==> flow/design.v <==
`timescale 1ns / 1ps
module kb(ps2_clk,rst,clk,ps2_data,kbsignal_u,kbsignal_l,kbsignal_r,kbsignal_d,kbsignal_get);
input ps2_clk;
input rst,clk;
input ps2_data;
output reg kbsignal_u;
output reg kbsignal_l;
output reg kbsignal_r;
output reg kbsignal_d;
output reg kbsignal_get;
reg[29:0]counter;
reg[3:0]num;
reg [7:0]temp_data;
always@(negedge ps2_clk or negedge rst)
begin
    if(!rst)begin
             temp_data<=8'b0;
             num<=4'b0;
             end
   else begin
            if(num <= 4'd9) begin
                num <= num + 1'b1;
                case(num)
                4'd0:   ;
                4'd1:   temp_data[0] <= ps2_data;
                4'd2:   temp_data[1] <= ps2_data;
                4'd3:   temp_data[2] <= ps2_data; 
                4'd4:   temp_data[3] <= ps2_data;
                4'd5:   temp_data[4] <= ps2_data;
                4'd6:   temp_data[5] <= ps2_data;
                4'd7:   temp_data[6] <= ps2_data;
                4'd8:   temp_data[7] <= ps2_data;
                4'd9:   ;
                4'd10:  ;
            endcase
            end
            else begin
                num <= 1'b0;
                temp_data <=0;
            end
        end
 end
 always@*begin
            case(temp_data)
                8'h1d:begin  
                     kbsignal_get<=0;
                     kbsignal_u<=1;
                     kbsignal_l<=0;
                     kbsignal_r<=0;
                     kbsignal_d<=0;    
                     end
                8'h1c:begin 
                     kbsignal_get<=0;
                     kbsignal_u<=0;
                     kbsignal_l<=1;
                     kbsignal_r<=0;
                     kbsignal_d<=0;   
                     end
                8'h1b:begin 
                     kbsignal_get<=0;
                     kbsignal_u<=0;
                     kbsignal_l<=0;
                     kbsignal_r<=0;
                     kbsignal_d<=1;   
                     end
                8'h23:begin 
                     kbsignal_get<=0;
                     kbsignal_u<=0;
                     kbsignal_l<=0;
                     kbsignal_r<=1;
                     kbsignal_d<=0;     
                     end
                8'h2b:begin 
                     kbsignal_get<=1;
                     kbsignal_u<=0;
                     kbsignal_l<=0;
                     kbsignal_r<=0;
                     kbsignal_d<=0;   
                     end
                default:begin 
                     kbsignal_get<=0;
                     kbsignal_u<=0;
                     kbsignal_l<=0;
                     kbsignal_r<=0;
                     kbsignal_d<=0;   
                     end
                endcase
      end
endmodule
==> Step by step through the tools: kb <==
Tool output for the design above, in the order of the flow.
Lines are those of the file above, counted from 1.
Library cell names are shortened.
{ "design": {"design": "kb", "clock": "ps2_clk", "lib": "sky130hd", "lib_corner": "tt_025C_1v80"} }

==> Elaborated design <==
Counts by Yosys on the flattened word-level netlist (proc, flatten, opt, wreduce; memories kept). Register bits leave out memories and registers merged into their read ports (data or address). Print and check cells are left out. Cells with the same type and inputs are merged into one.
{ "word_totals": {"ff_bits": 12, "out_inout_bits": 5} }
{ "op_classes": {"n_cmp": 1, "equal": 21, "mux": 22, "add_sub_neg": 1} }
{ "op_table": {"columns": ["operator", "count"], "rows": [
  ["== test 8 x 5 -> 1 bit (second input constant)", 3],
  ["two-way mux 1 bit", 21],
  ["inequality test 2 x 1 -> 1 bit (second input constant)", 8],
  ["== test 4 x 3 -> 1 bit (second input constant)", 4],
  ["== test 8 x 6 -> 1 bit (second input constant)", 2],
  ["== test 4 x 2 -> 1 bit (second input constant)", 2],
  ["adder 4 x 1 -> 4 bit (second input constant)", 1],
  ["== test 4 x 1 -> 1 bit (second input constant)", 1],
  ["<= comparator 4 bit (second input constant)", 1],
  ["== test 4 bit (second input constant)", 1],
  ["two-way mux 4 bit", 1]
]} }

==> Logic depth <==
Yosys ltp: most cells in a row. Word level: on the elaborated netlist, between registers, memories and ports. Mapped: between sequential cells and ports; inverters and the memories' decode and read muxes count.
{ "logic_depth": {"depth_word": 3, "ABC_AREA": 0, "ltp_mapped": 6, "mapped_depth_nobuf": 5} }

==> Synthesis result <==
The flow's flattened synthesis, as Yosys stat reports it; memories are mapped. The netlist is that of the ABC_AREA named above (0 if unset); the other value can give another one.
{ "mapped": {"sequential_area_um2": 300.3, "ff_cells": 12, "mapped_area_um2": 694.4, "cell_count": 74, "buffers": 4} }
{ "by_type": {"columns": ["cell_type", "count"], "rows": [
  ["dfrtn_1", 12],
  ["ha_1", 5],
  ["nand2_1", 11],
  ["nand3_1", 7],
  ["a21oi_1", 4],
  ["mux2i_1", 2],
  ["inv_1", 5],
  ["nor4_1", 3],
  ["nor2b_2", 2],
  ["o21ba_4", 1],
  ["nor2_1", 4],
  ["buf_6", 1],
  ["buf_2", 2],
  ["o21ai_0", 2],
  ["nand4b_1", 1],
  ["nor4b_1", 1],
  ["o32ai_1", 1],
  ["xnor2_1", 1]
]} }
Other cell types: 9; their cells: 9.

Record of 2 stored runs of the RTL-to-layout flow on kb, platform sky130hd. The runs are unordered. Constraints: input delay and output delay 20% of the set period each, output load 0.01 pF.
"total power after layout" rests on the timing tool's default activity at the inputs, not on a simulated workload.

==> run 1: settings <==
{ "period_ns": 3.95, "CORE_UTILIZATION": 66, "CAP_MARGIN": 20, "CORE_MARGIN": 2, "SLEW_MARGIN": 20 }
==> run 1: results <==
Yosys chip area after synthesis: 694.4 µm²
standard-cell area after routing: 857.1 µm²
die size: 1327.5 µm²
final worst hold slack: 0.438 ns
total power after layout: 0.2003 mW
worst setup slack after layout: -0.156 ns
post-route utilization: 0.903

==> run 2: settings <==
{ "period_ns": 2.29, "CORE_UTILIZATION": 60, "SETUP_SLACK_MARGIN": 0.57, "PLACE_DENSITY_LB_ADDON": 0.24, "CORE_ASPECT_RATIO": 0.74, "ABC_AREA": 0, "MAX_ROUTING_LAYER": "met4", "CAP_MARGIN": 20, "CORE_MARGIN": 2, "SLEW_MARGIN": 20 }
==> run 2: results <==
no final report: floorplanning broke off with PDN-0185
